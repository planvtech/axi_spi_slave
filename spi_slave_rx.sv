==> flow/design.v <==
package qspis_pkg;
	typedef struct packed {
		logic sd0_o;
		logic sd0_oe;
		logic sd1_o;
		logic sd1_oe;
		logic sd2_o;
		logic sd2_oe;
		logic sd3_o;
		logic sd3_oe;
	} qspis_to_pad_t;
	typedef struct packed {
		logic sd0_i;
		logic sd1_i;
		logic sd2_i;
		logic sd3_i;
		logic csn_i;
		logic sck_i;
	} pad_to_qspis_t;
endpackage
module spi_slave_rx#(
    parameter DATA_WIDTH = 32
)(
    input  logic        sclk,
    input  logic        cs,
    input  logic        sdi0,
    input  logic        sdi1,
    input  logic        sdi2,
    input  logic        sdi3,
    input  logic        en_quad_in,
    input  logic  [7:0] counter_in,
    input  logic        counter_in_upd,
    output logic [DATA_WIDTH-1:0] data,
    output logic        data_ready
);
    reg [DATA_WIDTH-1:0] data_int;
    reg [DATA_WIDTH-1:0] data_int_next;
    reg  [7:0] counter;
    reg  [7:0] counter_trgt;
    reg  [7:0] counter_next;
    reg  [7:0] counter_trgt_next;
    logic      running;
    logic      running_next;
    assign data = data_int_next;
    always_comb
    begin
        if (counter_in_upd)
            counter_trgt_next = counter_in;
        else if ((counter_trgt == 8'h1) && !en_quad_in)
                counter_trgt_next = 8'h7;
             else
                counter_trgt_next = counter_trgt;
        if (counter_in_upd)
            running_next = 1'b1;
        else if (counter == counter_trgt)
                running_next = 1'b0;
             else
                running_next = running;
        if (running)
        begin
                if (counter == counter_trgt)
                begin
                    counter_next =  'h0;
                    data_ready   = 1'b1;
                end
                else
                begin
                    counter_next = counter + 1;
                    data_ready   = 1'b0;
                end
                if (en_quad_in)
                    data_int_next = {data_int[DATA_WIDTH-5:0],sdi3,sdi2,sdi1,sdi0};
                else
                    data_int_next = {data_int[DATA_WIDTH-2:0],sdi0};
        end
        else
        begin
            counter_next  = counter;
            data_ready    = 1'b0;
            data_int_next = data_int;
        end
    end
    always @(posedge sclk or posedge cs)
    begin
        if (cs == 1'b1)
        begin
            counter      <= 0;
            counter_trgt <= 'h1;
            data_int     <= 'h0;
            running      <= 'h1;
        end
        else
        begin
            counter      <= counter_next;
            counter_trgt <= counter_trgt_next;
            data_int     <= data_int_next;
            running      <= running_next;
        end
    end
endmodule
==> Tool chain data of spi_slave_rx <==
The steps from the RTL of spi_slave_rx to its reports follow in flow order.
Lines are those of the file above, counted from 1.
Library cell names are shortened.
{ "setup": {"top_module": "spi_slave_rx", "clock": "sclk", "lib": "sky130hd", "lib_corner": "tt_025C_1v80"} }

==> Word level <==
Source: Yosys, flattened and elaborated, memories not mapped. Widths are those after wreduce. Registers that Yosys merges into a memory's read port (data or address) are not register bits. Print and check cells do not count. Equal cells are merged and count once.
{ "word_totals": {"ff_bits": 49, "in_bits": 16} }
{ "classes": {"add_sub_neg": 1, "n_eq": 2, "muxes": 9, "reduce_and_logical": 4} }
{ "op_table": {"columns": ["op", "count"], "rows": [
  ["2-to-1 mux 32 bit", 2],
  ["2-to-1 mux 8 bit", 3],
  ["adder 8 x 1 -> 8 bit with constant B", 1],
  ["== test 8 x 1 -> 1 bit with constant B", 1],
  ["== test 8 bit", 1],
  ["nonzero test 2 bit", 2],
  ["2-to-1 mux 1 bit", 4],
  ["logical AND 1 bit", 1],
  ["logical NOT 1 bit", 1]
]} }

==> Logic depth <==
Depth = most cells in a row (Yosys ltp): at word level without a register or memory, in the mapped netlist without a sequential cell, where the memories' decode and read muxes count.
{ "depth": {"word_depth": 4, "abc_area": 0, "mapped_depth": 5, "ltp_nobuf": 4} }

==> Synthesis result <==
Source: synth_stat.txt of the flow (Yosys; design flattened, memories mapped). It holds for the ABC_AREA given above (unset counts as 0); a run with the other value may have another netlist.
{ "mapped": {"stdcells": 214, "mapped_area_um2": 2307.2, "sequential_area_um2": 1228.7, "ffs": 49, "n_buf": 13} }
{ "by_type": {"columns": ["cell", "count", "type_area_um2"], "rows": [
  ["dfrtp_1", 47, 1.18E+03],
  ["mux2i_1", 31, 310.298],
  ["a21oi_1", 33, 165.158],
  ["nor2_1", 39, 146.39],
  ["mux2_2", 7, 78.826],
  ["xnor2_1", 8, 70.067],
  ["dfstp_2", 2, 52.55],
  ["xor2_1", 6, 52.55],
  ["buf_2", 6, 30.029],
  ["buf_4", 3, 22.522],
  ["nor4_4", 1, 21.27],
  ["nand2_1", 5, 18.768],
  ["inv_1", 4, 15.014],
  ["nand3_1", 3, 15.014],
  ["ha_1", 1, 12.512],
  ["nand4_1", 2, 12.512],
  ["nand4_2", 1, 12.512],
  ["buf_6", 1, 11.261]
]} }
Other cell types: 11; their cells: 14.

==> Worst setup path after synthesis <==
OpenSTA on the mapped netlist: ideal clock, no wires. The path of least setup slack (recovery checks aside). Input and output delay are each 20% of the period. Register names are those of the netlist, which keeps one name where synthesis merged equal registers.
{ "synth_path": {"kind": "input to output", "startpoint": "in en_quad_in", "endpoint": "out data[10]", "tclk_ps": 3090, "in_delay_ps": 618, "out_delay_ps": 618, "launch_ps": 618, "arrival_ps": 1309, "required_ps": 2472, "path_slack_ps": 1163, "delay_ps": 691, "driving_pins": 4, "synth_period_reached_ps": 1927} }
"delay_ps" is the arrival time less input delay plus setup time.
A path that ends at an output port has no setup time.
"driving_pins" counts driving pins, that of a launching flip-flop among them; a cell with two outputs on the path counts twice.
"synth_period_reached_ps" = period - worst setup slack (recovery checks aside). The figure is calculated, with input and output delays left at 20% of the set period.
The rows between start and end are the longest chain of elaborated cells between them; the timing report does not say that the signal goes this way. Where chains are equally long, one stands for them.
A line is the first line of the expression or statement that the cell stems from. Yosys adds cells for indexed reads and writes and turns some case tables into memories.
{ "synth_between": {"cell_sequence": "buf_2 buf_4 mux2i_1 a21oi_1", "elab_chain_len": 2} }
{ "synth_rtl": {"columns": ["item", "line_no", "text"], "rows": [
  ["from (decl)", 30, "input  logic        en_quad_in,"],
  ["2-to-1 mux 32 bit", 71, "if (en_quad_in)"],
  ["2-to-1 mux 32 bit", 59, "if (running)"],
  ["to (decl)", 33, "output logic [DATA_WIDTH-1:0] data,"]
]} }

==> Timing after layout <==
From the final timing report of record 1: the path of least setup slack in the routed layout; clock arrival at registers is part of the times.
The path's times are printed in steps of 10 ps; the period is the one set.
{ "layout_path": {"kind": "register to output", "startpoint": "reg running", "endpoint": "out data_ready", "tclk_ps": 1790, "out_delay_ps": 360, "launch_ps": 290, "arrival_ps": 1620, "required_ps": 1430, "path_slack_ps": -190, "driving_pins": 6} }
The rows between start and end are the longest chain of elaborated cells between them; the timing report does not say that the signal goes this way. Where chains are equally long, one stands for them.
{ "layout_between": {"cell_sequence": "dfstp_2 buf_6 buf_6 inv_6 nor4_4 buf_2", "elab_chain_len": 1} }
{ "layout_rtl": {"columns": ["item", "line_no", "text"], "rows": [
  ["from (decl)", 42, "logic      running;"],
  ["from (assign)", 90, "running      <= 'h1;"],
  ["from (assign)", 97, "running      <= running_next;"],
  ["2-to-1 mux 1 bit", 59, "if (running)"],
  ["to (decl)", 34, "output logic        data_ready"]
]} }

FLOW RESULTS
============

Stored flow runs of spi_slave_rx (2 of them; Yosys, OpenROAD, sky130hd). They differ in their settings and are not a sequence. Constraints: input delay and output delay 20% of the set period each, output load 0.01 pF.
"period achieved" means the clock period less the worst setup slack. The figure is calculated, with input and output delays left at 20% of the set period.
By "time on the worst setup path" is meant the share of the clock period that the worst setup path is allowed (20% is reserved at inputs, 20% at outputs), minus its slack. Clock arrival times at its registers enter into it.
"power consumption" is the tool's figure for a default switching activity; nothing was simulated.
"time on the worst setup path" is given in steps of 10 ps.

==> record 1: settings <==
{ "period_ns": 1.79, "SETUP_SLACK_MARGIN": -0.12, "CAP_MARGIN": 20, "CORE_MARGIN": 2, "CORE_UTILIZATION": 40, "SLEW_MARGIN": 20 }
==> record 1: results <==
post-route utilization: 59.9 %
time on the worst setup path: 1,620 ps
class of the worst setup path: register to output
standard-cell area of the final layout: 3,318.2 um^2
final setup TNS: -2,518 ps
power consumption: 4.210 mW
period achieved: 1,978 ps
synthesized cell area: 2,307.2 um^2
area inside the die boundary: 6,391.2 um^2
setup slack of the critical path: -188 ps

==> record 2: settings <==
{ "period_ns": 1.82, "CORE_UTILIZATION": 44, "SETUP_SLACK_MARGIN": 0.39, "PLACE_DENSITY_LB_ADDON": 0.1, "CORE_ASPECT_RATIO": 1.85, "CELL_PAD_IN_SITES_DETAIL_PLACEMENT": 0, "TNS_END_PERCENT": 50, "GPL_ROUTABILITY_DRIVEN": 0, "CTS_CLUSTER_SIZE": 26, "CTS_CLUSTER_DIAMETER": 264, "CAP_MARGIN": 5, "MIN_ROUTING_LAYER": "met2", "MAX_ROUTING_LAYER": "met4", "CORE_MARGIN": 2, "SLEW_MARGIN": 20 }
==> record 2: results <==
standard-cell area of the final layout: 3,853.7 um^2
setup slack of the critical path: -210 ps
post-route utilization: 76.5 %
synthesized cell area: 2,307.2 um^2
time on the worst setup path: 1,670 ps
class of the worst setup path: register to output
period achieved: 2,030 ps
area inside the die boundary: 5,866.5 um^2
power consumption: 4.976 mW
final setup TNS: -3,694 ps
