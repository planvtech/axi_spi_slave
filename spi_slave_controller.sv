==> flow/design.v <==
package qspis_pkg;
	typedef struct packed {
		logic sd0_o;
		logic sd0_oe;
		logic sd1_o;
		logic sd1_oe;
		logic sd2_o;
		logic sd2_oe;
		logic sd3_o;
		logic sd3_oe;
	} qspis_to_pad_t;
	typedef struct packed {
		logic sd0_i;
		logic sd1_i;
		logic sd2_i;
		logic sd3_i;
		logic csn_i;
		logic sck_i;
	} pad_to_qspis_t;
endpackage
module spi_slave_cmd_parser(
      input  logic [7:0] cmd,
      output logic       get_addr,
      output logic       get_mode,
      output logic       get_data,
      output logic       send_data,
      output logic       enable_cont,
      output logic       enable_regs,
      output logic       wait_dummy,
      output logic       error,
      output logic [1:0] reg_sel
      );
  always_comb
  begin
    get_addr       = 0;
    get_mode       = 0;
    get_data       = 0;
    send_data      = 0;
    enable_cont    = 0;
    enable_regs    = 1'b0;
    wait_dummy     = 0;
    reg_sel        = 2'b00;
    error          = 1'b1;
    case(cmd)
      8'h1:  
      begin
        get_addr       = 0;
        get_mode       = 0;
        get_data       = 1;
        send_data      = 0;
        enable_cont    = 0;
        enable_regs    = 1'b1;
        error          = 1'b0;
        wait_dummy     = 0;
        reg_sel        = 2'b00;
      end
      8'h2:  
      begin
        get_addr       = 1;
        get_mode       = 0;
        get_data       = 1;
        send_data      = 0;
        enable_cont    = 1'b1;
        enable_regs    = 1'b0;
        error          = 1'b0;
        wait_dummy     = 0;
        reg_sel        = 2'b00;
      end
      8'h5:  
      begin
        get_addr       = 0;
        get_mode       = 0;
        get_data       = 0;
        send_data      = 1;
        enable_cont    = 0;
        enable_regs    = 1'b1;
        error          = 1'b0;
        wait_dummy     = 0;
        reg_sel        = 2'b00;
      end
      8'h7:  
      begin
        get_addr       = 0;
        get_mode       = 0;
        get_data       = 0;
        send_data      = 1;
        enable_cont    = 0;
        enable_regs    = 1'b1;
        error          = 1'b0;
        wait_dummy     = 0;
        reg_sel        = 2'b01;
      end
      8'hB:  
      begin
        get_addr       = 1;
        get_mode       = 0;
        get_data       = 0;
        send_data      = 1;
        enable_cont    = 1'b1;
        enable_regs    = 1'b0;
        error          = 1'b0;
        wait_dummy     = 1;
        reg_sel        = 2'b00;
      end
      8'h11:  
      begin
        get_addr       = 1'b0;
        get_mode       = 1'b0;
        get_data       = 1'b1;
        send_data      = 1'b0;
        enable_cont    = 1'b0;
        enable_regs    = 1'b1;
        error          = 1'b0;
        wait_dummy     = 1'b0;
        reg_sel        = 2'b01;
      end
      8'h20:  
      begin
        get_addr       = 1'b0;
        get_mode       = 1'b0;
        get_data       = 1'b1;
        send_data      = 1'b0;
        enable_cont    = 1'b0;
        enable_regs    = 1'b1;
        error          = 1'b0;
        wait_dummy     = 1'b0;
        reg_sel        = 2'b10;
      end
      8'h21:  
      begin
        get_addr       = 1'b0;
        get_mode       = 1'b0;
        get_data       = 1'b0;
        send_data      = 1'b1;
        enable_cont    = 1'b0;
        enable_regs    = 1'b1;
        error          = 1'b0;
        wait_dummy     = 1'b0;
        reg_sel        = 2'b10;
      end
      8'h30:  
      begin
        get_addr       = 1'b0;
        get_mode       = 1'b0;
        get_data       = 1'b1;
        send_data      = 1'b0;
        enable_cont    = 1'b0;
        enable_regs    = 1'b1;
        error          = 1'b0;
        wait_dummy     = 1'b0;
        reg_sel        = 2'b11;
      end
      8'h31:  
      begin
        get_addr       = 1'b0;
        get_mode       = 1'b0;
        get_data       = 1'b0;
        send_data      = 1'b1;
        enable_cont    = 1'b0;
        enable_regs    = 1'b1;
        error          = 1'b0;
        wait_dummy     = 1'b0;
        reg_sel        = 2'b11;
      end
    endcase
  end
endmodule
module spi_slave_controller
    #(
    parameter DUMMY_CYCLES = 32,
    parameter ADDR_WIDTH = 32,
    parameter DATA_WIDTH = 32
    )
    (input logic        sclk,
    input  logic        sys_rstn,
    input  logic        cs,
    output logic        en_quad,
    output logic  [1:0] pad_mode,
    output logic  [7:0] rx_counter,
    output logic        rx_counter_upd,
    input  logic [DATA_WIDTH-1:0] rx_data,
    input  logic        rx_data_valid,
    output logic  [7:0] tx_counter,
    output logic        tx_counter_upd,
    output logic [DATA_WIDTH-1:0] tx_data,
    output logic        tx_data_valid,
    input  logic        tx_done,
    output logic        ctrl_rd_wr,
    output logic [ADDR_WIDTH-1:0] ctrl_addr,
    output logic        ctrl_addr_valid,
    output logic [DATA_WIDTH-1:0] ctrl_data_rx,
    output logic        ctrl_data_rx_valid,
    input  logic        ctrl_data_rx_ready,
    input  logic [DATA_WIDTH-1:0] ctrl_data_tx,
    input  logic        ctrl_data_tx_valid,
    output logic        ctrl_data_tx_ready,
    output logic [15:0] wrap_length
    );
  localparam REG_SIZE = 8;
  enum logic [2:0] {CMD,ADDR,MODE,DATA_TX,DATA_RX,DUMMY,ERROR} state,state_next;
  logic  [7:0] command;
  logic        decode_cmd_comb;
  logic [ADDR_WIDTH-1:0] addr_reg;
  logic  [7:0] cmd_reg;
  logic  [7:0] mode_reg;
  logic [DATA_WIDTH-1:0] data_reg;
  logic        sample_ADDR;
  logic        sample_MODE;
  logic        sample_CMD;
  logic        sample_DATA;
  logic        get_addr;
  logic        wait_dummy;
  logic        get_mode;
  logic        get_data;
  logic        send_data;
  logic        enable_cont;
  logic        enable_regs;
  logic        cmd_error;
  logic  [1:0] reg_sel;
  logic  [REG_SIZE-1:0] reg_data;
  logic        reg_valid;
  logic        ctrl_data_tx_ready_next;
  logic  [7:0] tx_counter_next;
  logic        tx_counter_upd_next;
  logic        tx_data_valid_next;
  logic        tx_done_reg;
  logic  [7:0] s_dummy_cycles;
  assign command = decode_cmd_comb ? rx_data[7:0] : cmd_reg;
  spi_slave_cmd_parser u_cmd_parser
  (
      .cmd         ( command     ),  
      .get_addr    ( get_addr    ),  
      .get_mode    ( get_mode    ),  
      .get_data    ( get_data    ),  
      .send_data   ( send_data   ),  
      .wait_dummy  ( wait_dummy  ),  
      .enable_cont ( enable_cont ),  
      .enable_regs ( enable_regs ),  
      .error       ( cmd_error   ),  
      .reg_sel     ( reg_sel     )   
  );
  spi_slave_regs #(
      .REG_SIZE(REG_SIZE)
    ) u_spiregs(
      .sclk(sclk),
      .rstn(sys_rstn),
      .wr_data(rx_data[REG_SIZE-1:0]),
      .wr_addr(reg_sel),
      .wr_data_valid(reg_valid),
      .rd_data(reg_data),
      .rd_addr(reg_sel),
      .dummy_cycles(s_dummy_cycles),
      .en_qpi(en_quad),
      .wrap_length(wrap_length)
      );
  always_comb
  begin
    pad_mode  = en_quad ? 2'b11 : 2'b01;
    rx_counter     = 8'(DATA_WIDTH-1);
    rx_counter_upd = 0;
    tx_counter_next     = 8'(DATA_WIDTH-1);
    tx_counter_upd_next = 0;
    decode_cmd_comb = 1'b0;
    sample_ADDR     = 1'b0;
    sample_MODE     = 1'b0;
    sample_CMD      = 1'b0;
    sample_DATA     = 1'b0;
    ctrl_data_rx_valid = 1'b0;
    ctrl_data_tx_ready_next = 1'b0;
    reg_valid       = 1'b0;
    tx_data_valid_next   = 1'b0;
    state_next           = state;
    case(state)
      CMD:
      begin
        pad_mode  = en_quad ? 2'b11 : 2'b01;
        decode_cmd_comb = 1'b1;
        ctrl_data_tx_ready_next = 1'b1;  
        if(rx_data_valid)
        begin
          sample_CMD = 1'b1;
          if (get_addr)
          begin
            state_next     = ADDR;
            rx_counter_upd = 1;
            rx_counter     = en_quad ? 8'(ADDR_WIDTH/4-1) : 8'(ADDR_WIDTH-1);
          end
          else if (get_data)
          begin
            state_next     = DATA_RX;
            rx_counter_upd = 1;
            if (enable_regs)
              rx_counter     = en_quad ? 8'h1 : 8'h7;
          end
          else
          begin
            state_next     = DATA_TX;
            tx_counter_upd_next = 1;
            tx_data_valid_next   = 1'b1;
            tx_counter_next     = en_quad ? 8'(DATA_WIDTH/4-1) : 8'(DATA_WIDTH-1);
            if (~enable_regs)
              ctrl_data_tx_ready_next = 1'b1;
          end
        end
        else
        begin
          state_next = CMD;
        end
      end
      ADDR:
      begin
        pad_mode  = en_quad ? 2'b11 : 2'b01;
        ctrl_data_tx_ready_next = 1'b1;
        if(rx_data_valid)
        begin
          sample_ADDR     = 1'b1;
          if (wait_dummy)
          begin
            state_next     = DUMMY;
            rx_counter     = s_dummy_cycles;
            rx_counter_upd = 1;
          end
          else if (send_data)
          begin
            state_next     = DATA_TX;
            tx_counter_upd_next = 1;
            tx_counter_next     = en_quad ? 8'(DATA_WIDTH/4-1) : 8'(DATA_WIDTH-1);
          end
          else if (get_data)
          begin
            state_next     = DATA_RX;
            rx_counter_upd = 1;
            rx_counter     = en_quad ? 8'(DATA_WIDTH/4-1) : 8'(DATA_WIDTH-1);
          end
        end
        else
        begin
          state_next = ADDR;
        end
      end
      MODE:
      begin
        pad_mode  = en_quad ? 2'b11 : 2'b01;
        if(rx_data_valid)
        begin
          if (wait_dummy)
          begin
            state_next = DUMMY;
            rx_counter     = DUMMY_CYCLES;
            rx_counter_upd = 1;
          end
          else if (get_data)
          begin
            state_next     = DATA_RX;
            rx_counter     = en_quad ? 8'(DATA_WIDTH/4-1) : 8'(DATA_WIDTH-1);
            rx_counter_upd = 1;
          end
          else if (send_data)
          begin
            state_next     = DATA_TX;
            tx_counter_next     = en_quad ? 8'(DATA_WIDTH/4-1) : 8'(DATA_WIDTH-1);
            tx_counter_upd_next = 1;
            tx_data_valid_next   = 1'b1;
            if (~enable_regs)
              ctrl_data_tx_ready_next = 1'b1;
          end
        end
        else
        begin
          state_next = MODE;
        end
      end
      DUMMY:
      begin
        pad_mode  = en_quad ? 2'b11 : 2'b01;
        if(rx_data_valid)
        begin
          if (get_data)
          begin
            state_next     = DATA_RX;
            rx_counter     = en_quad ? 8'(DATA_WIDTH/4-1) : 8'(DATA_WIDTH-1);
            rx_counter_upd = 1;
          end
          else
          begin
            state_next     = DATA_TX;
            tx_counter_next     = en_quad ? 8'(DATA_WIDTH/4-1) : 8'(DATA_WIDTH-1);
            tx_counter_upd_next = 1;
            tx_data_valid_next   = 1'b1;
            if (~enable_regs)
              ctrl_data_tx_ready_next = 1'b1;
          end
        end
        else
        begin
          state_next     = DUMMY;
        end
      end
      DATA_RX:
      begin
        pad_mode  = en_quad ? 2'b11 : 2'b01;
        if(rx_data_valid)
        begin
          if (enable_regs)
            reg_valid = 1'b1;
          else
            ctrl_data_rx_valid = 1'b1;
          if (enable_cont)
          begin
            state_next     = DATA_RX;
            rx_counter     = en_quad ? 8'(DATA_WIDTH/4-1) : 8'(DATA_WIDTH-1);
            rx_counter_upd = 1;
          end
          else
          begin
            state_next     = CMD;
            rx_counter     = en_quad ? 8'h1 : 8'h7;
            rx_counter_upd = 1;
          end
        end
        else
        begin
          state_next     = DATA_RX;
        end
      end
      DATA_TX:
      begin
        pad_mode  = en_quad ? 2'b10 : 2'b00;
        if(tx_done_reg)
        begin
          if (enable_cont)
          begin
            state_next     = DATA_TX;
            tx_counter_next     = en_quad ? 8'(DATA_WIDTH/4-1) : 8'(DATA_WIDTH-1);
            tx_counter_upd_next = 1;
            tx_data_valid_next   = 1'b1;
            if (~enable_regs)
              ctrl_data_tx_ready_next = 1'b1;
          end
          else
          begin
            state_next     = CMD;
            rx_counter     = en_quad ? 8'h1 : 8'h7;
            rx_counter_upd = 1;
          end
        end
        else
        begin
          state_next     = DATA_TX;
        end
      end
      ERROR:
      begin
        state_next = ERROR;
      end
    endcase
  end
  always @(posedge sclk or posedge cs)
  begin
    if (cs == 1'b1)
    begin
      state <= CMD;
    end
    else
    begin
      state <= state_next;
    end
  end
  always @(posedge sclk or posedge cs)
  begin
    if (cs == 1'b1)
    begin
      addr_reg            <= 'h0;
      mode_reg            <= 'h0;
      data_reg            <= 'h0;
      cmd_reg             <= 'h0;
      tx_done_reg         <= 1'b0;
      ctrl_addr_valid     <= 1'b0;
      tx_counter_upd      <= 1'b0;
      tx_data_valid       <= 1'b0;
      ctrl_data_tx_ready  <= 1'b0;
      tx_counter          <=  'h0;
      tx_data             <=  'h0;
    end
    else
    begin
      if (sample_ADDR) addr_reg <= rx_data;
      if (sample_MODE) mode_reg <= rx_data[7:0];
      if (sample_CMD)  cmd_reg  <= rx_data[7:0];
      if (sample_DATA) data_reg <= rx_data;
      ctrl_addr_valid           <= sample_ADDR;
      tx_counter_upd            <= tx_counter_upd_next;
      tx_counter                <= tx_counter_next;
      tx_data_valid             <= tx_data_valid_next;
      tx_done_reg               <= tx_done;
      ctrl_data_tx_ready        <= ctrl_data_tx_ready_next;
      tx_data                   <= (enable_regs) ? reg_data : ctrl_data_tx;
    end
  end
    assign ctrl_data_rx = rx_data;
    assign ctrl_addr    = addr_reg;
    assign ctrl_rd_wr   = send_data;
endmodule
module spi_slave_regs #(
  parameter REG_SIZE = 8
) (
  input  logic                sclk,
  input  logic                rstn,
  input  logic [REG_SIZE-1:0] wr_data,
  input  logic [1:0]          wr_addr,
  input  logic                wr_data_valid,
  output logic [REG_SIZE-1:0] rd_data,
  input  logic [1:0]          rd_addr,
  output logic [7:0]          dummy_cycles,
  output logic                en_qpi,
  output logic [15:0]         wrap_length
);
  logic [REG_SIZE-1:0] reg0;  
  logic [REG_SIZE-1:0] reg1;  
  logic [REG_SIZE-1:0] reg2;  
  logic [REG_SIZE-1:0] reg3;  
  assign en_qpi       = reg0[0];
  assign dummy_cycles = reg1;
  assign wrap_length  = {reg3,reg2};
  always_comb
  begin
    case(rd_addr)
      2'b00:
        rd_data = reg0;
      2'b01:
        rd_data = reg1;
      2'b10:
        rd_data = reg2;
      2'b11:
        rd_data = reg3;
    endcase
  end
  always @(posedge sclk or negedge rstn)
  begin
    if (rstn == 0)
    begin
      reg0 <= 'h0;
      reg1 <= 'd32;
      reg2 <= 'h0;
      reg3 <= 'h0;
    end
    else
    begin
      if (wr_data_valid)
      begin
        case(wr_addr)
          2'b00:
            reg0 <= wr_data;
          2'b01:
            reg1 <= wr_data;
          2'b10:
            reg2 <= wr_data;
          2'b11:
            reg3 <= wr_data;
        endcase
      end
    end
  end
endmodule
======== Step by step through the tools: spi_slave_controller ========
Tool output for the design above, in the order of the flow.
Line numbers count from 1 in the design file above.
Operators carry their Yosys type and port widths (W data, S select, Z words).
Cell names lack the library's common part.
The mark n/a stands for no value.
set-up
  top ..................................... spi_slave_controller
  clock port .............................. sclk
  standard-cell library ................... sky130hd
  timing corner ........................... tt_025C_1v80

======== After elaboration ========
Yosys after proc, flatten, opt, wreduce and memory -nomap, before mapping. Memory bits, and registers merged into a memory's read port (data or address), are not among the register bits. Print and check cells are not counted. Equal cells are merged and count once.
cells by class
  add/subtract/negate cells ............... 0
  multipliers ............................. 0
  divide/modulo/power cells ............... 0
  $lt $le $gt $ge ......................... 0
  eq/ne operators ......................... 21
  shift operators ......................... 0
  mux-type cells .......................... 105
  bitwise logic cells ..................... 0
  reductions and logical operators ........ 16
operators by type and width
  cell                  number
  $mux W5               24
  $pmux W8 S6           1
  $mux W1               46
  $mux W3               15
  $eq A8 B6 Y1 const B  4
  $pmux W8 S4           1
  $mux W32              1
  $pmux W5 S5           1
  $mux W8               3
  $pmux W3 S7           1
  $eq A8 B3 Y1 const B  2
  $mux W6               2
  $reduce_or A2 Y1      5
  $ne A5 B2 Y1 const B  2
  $reduce_or A5 Y1      2
  $mux W2               5
  $eq A3 B3 Y1 const B  3
  $reduce_and A2 Y1     4
  $eq A8 B1 Y1 const B  1
  $eq A8 B2 Y1 const B  1
  $eq A8 B4 Y1 const B  1
  $eq A8 B5 Y1 const B  1
  $reduce_or A8 Y1      1
  $pmux W1 S4           2
  $reduce_bool A7 Y1    1
  $eq A3 B2 Y1 const B  2
  $pmux W2 S3           1
  $pmux W1 S6           1
Not listed: further kinds 7, cells in them 8.
storage and ports
  bits in registers ....................... 117
  latch bits .............................. 0
  memory bits (writable) .................. 0
  memory bits (read-only) ................. 0
  clocked read ports x word width ......... 0
  memories kept ........................... 0
  input bits .............................. 71
  output and inout bits ................... 138

======== Depth ========
Yosys ltp: most cells in a row. Word level: on the elaborated netlist, between registers, memories and ports. Mapped: between sequential cells and ports; inverters and the memories' decode and read muxes count.
depth
  word-level depth ........................ 12
  ABC_AREA ................................ 0
  depth in mapped cells ................... 9

======== Mapped cells and area ========
The flow's flattened synthesis, as Yosys stat reports it; memories are mapped. The netlist is that of the ABC_AREA named above (0 if unset); the other value can give another one.
cells by type
  type      number  area in all (um2)
  dfrtp_1   115     2877.76
  mux2_2    70      788.256
  buf_4     40      300.288
  and3_1    26      162.656
  mux2i_1   16      160.154
  nand2_1   29      108.854
  clkbuf_1  22      82.579
  a21oi_1   16      80.077
  a22o_1    8       70.067
  o21ai_0   11      55.053
  dfstp_2   2       52.55
  nor2_1    12      45.043
  o31ai_1   5       37.536
  inv_1     9       33.782
  mux2_1    3       33.782
  and2_1    5       31.28
  a221oi_1  3       26.275
  nor4b_1   3       26.275
Not listed: further types 40, cells in them 63.
synthesis totals
  cells in the netlist .................... 458
  chip area (Yosys) ....................... 5477.8 um2
  sequential part of the area ............. 2930.3 um2
  flip-flop cells ......................... 117
  buffers ................................. 66
By module: a second synthesis without flattening, with its own total; a netlist apart from the flattened one above.
second synthesis, totals
  cells (unflattened synthesis) ........... 414
  area (unflattened synthesis) ............ 5405.2 um2
Rows give one instance, submodules left out.
by module
  module                        instances  cells  area (um2)
  spi_slave_controller          1          309    3823.7
  spi_slave_regs #(REG_SIZE=8)  1          78     1402.6
  spi_slave_cmd_parser          1          27     178.9

======== Path before layout ========
Source: OpenSTA report_checks on the synthesized netlist (no wires, ideal clock, input and output delay 20% of the period each), path of least setup slack; recovery checks are left aside. Register names are those of the netlist, which keeps one name where synthesis merged equal registers.
path post-synthesis
  kind .................................... input-to-output
  start ................................... input port rx_data[0]
  end ..................................... output port rx_counter[3]
  clock period ............................ 5.82 ns
  external input delay .................... 1.164 ns
  launch time at the first pin ............ 1.164 ns
  arrival time ............................ 3.266 ns
  setup slack ............................. 1.390 ns
  path delay .............................. 2.102 ns
  stages on the path ...................... 7
  synthesis period reached ................ 4.43 ns
"path delay" is the arrival time less input delay plus setup time.
At an output port there is no setup time.
"stages on the path" counts driving pins, that of a launching flip-flop among them; a cell with two outputs on the path counts twice.
"synthesis period reached" = period - worst setup slack (recovery checks aside). The figure is calculated, with input and output delays left at 20% of the set period.
Between the ends stands the longest chain of elaborated cells between them, by number of cells; it is not shown to be the way that was timed. Of several equally long chains one is given.
A line is the first line of the expression or statement that the cell stems from. Yosys adds cells for indexed reads and writes and turns some case tables into memories.
on the way, post-synthesis
  path through ............................ clkbuf_1 or4b_2 nor4b_1 a211oi_1 or2_2 o211ai_1 nand3_1
  length of the longest elaborated chain .. 9
ends and longest elaborated chain, post-synthesis
  element             line  text
  start: declaration  181   input  logic [DATA_WIDTH-1:0] rx_data,
  $mux W8             228   assign command = decode_cmd_comb ? rx_data[7:0] : cmd_reg;
  $eq A8 B1 Y1        44    case(cmd)
  $reduce_or A5 Y1    n/a
  $mux W1             44
  $mux W5             329   else if (get_data)
  $mux W5             323   else if (send_data)
  $mux W8             317   if (wait_dummy)
  $mux W8             314   if(rx_data_valid)
  $pmux W8 S6         273   case(state)
  end: declaration    179   output logic  [7:0] rx_counter,

spi_slave_controller on sky130hd: 2 stored runs with different settings, listed in no order. Input and output delays are each 20% of the period that was set; the output load is 0.01 pF.

======== flow run A ========
==> flow/run.sh <==
#!/bin/bash
# the make line also repeats the synthesis and layout settings of config.mk as NAME=value (left out here)
make -C /OpenROAD-flow-scripts/flow DESIGN_CONFIG=/design/flow/config.mk WORK_HOME=/design/flow/orfs CLKGATE_MAP_FILE= finish
==> flow/config.mk <==
export PLATFORM = sky130hd
export DESIGN_NAME = spi_slave_controller
export DESIGN_NICKNAME = spi_slave_controller
export VERILOG_FILES = /design/flow/design.v
export SDC_FILE = /design/flow/constraint.sdc
export NUM_CORES = 4
export LEC_CHECK = 0
export CAP_MARGIN = 20
export CELL_PAD_IN_SITES_GLOBAL_PLACEMENT = 3
export CORE_MARGIN = 9
export CORE_UTILIZATION = 61
export CTS_CLUSTER_DIAMETER = 243
export CTS_CLUSTER_SIZE = 36
export PLACE_DENSITY_LB_ADDON = 0.07
export SLEW_MARGIN = 20
export TNS_END_PERCENT = 5
==> flow/constraint.sdc <==
create_clock -name core_clock -period 2.57 [get_ports {sclk}]
set_input_delay 0.5140 -clock core_clock [delete_from_list [all_inputs] [get_ports {sclk}]]
set_output_delay 0.5140 -clock core_clock [all_outputs]
set_load 0.01 [all_outputs]

-------- flow run A --------
  no final report: placement broke off with FLW-0024

======== flow run B ========
==> flow/run.sh <==
#!/bin/bash
# the make line also repeats the synthesis and layout settings of config.mk as NAME=value (left out here)
make -C /OpenROAD-flow-scripts/flow DESIGN_CONFIG=/design/flow/config.mk WORK_HOME=/design/flow/orfs CLKGATE_MAP_FILE= finish
==> flow/config.mk <==
export PLATFORM = sky130hd
export DESIGN_NAME = spi_slave_controller
export DESIGN_NICKNAME = spi_slave_controller
export VERILOG_FILES = /design/flow/design.v
export SDC_FILE = /design/flow/constraint.sdc
export NUM_CORES = 4
export LEC_CHECK = 0
export CAP_MARGIN = 20
export CELL_PAD_IN_SITES_DETAIL_PLACEMENT = 0
export CORE_MARGIN = 2
export CORE_UTILIZATION = 62
export CTS_CLUSTER_SIZE = 62
export GPL_ROUTABILITY_DRIVEN = 1
export HOLD_SLACK_MARGIN = 0.14
export MAX_ROUTING_LAYER = met5
export PLACE_DENSITY_LB_ADDON = 0.18
export SETUP_SLACK_MARGIN = -0.3
export SLEW_MARGIN = 20
export TNS_END_PERCENT = 30
==> flow/constraint.sdc <==
create_clock -name core_clock -period 3.45 [get_ports {sclk}]
set_input_delay 0.6900 -clock core_clock [delete_from_list [all_inputs] [get_ports {sclk}]]
set_output_delay 0.6900 -clock core_clock [all_outputs]
set_load 0.01 [all_outputs]

-------- flow run B --------
  no final report: clock tree synthesis broke off with DPL-0033
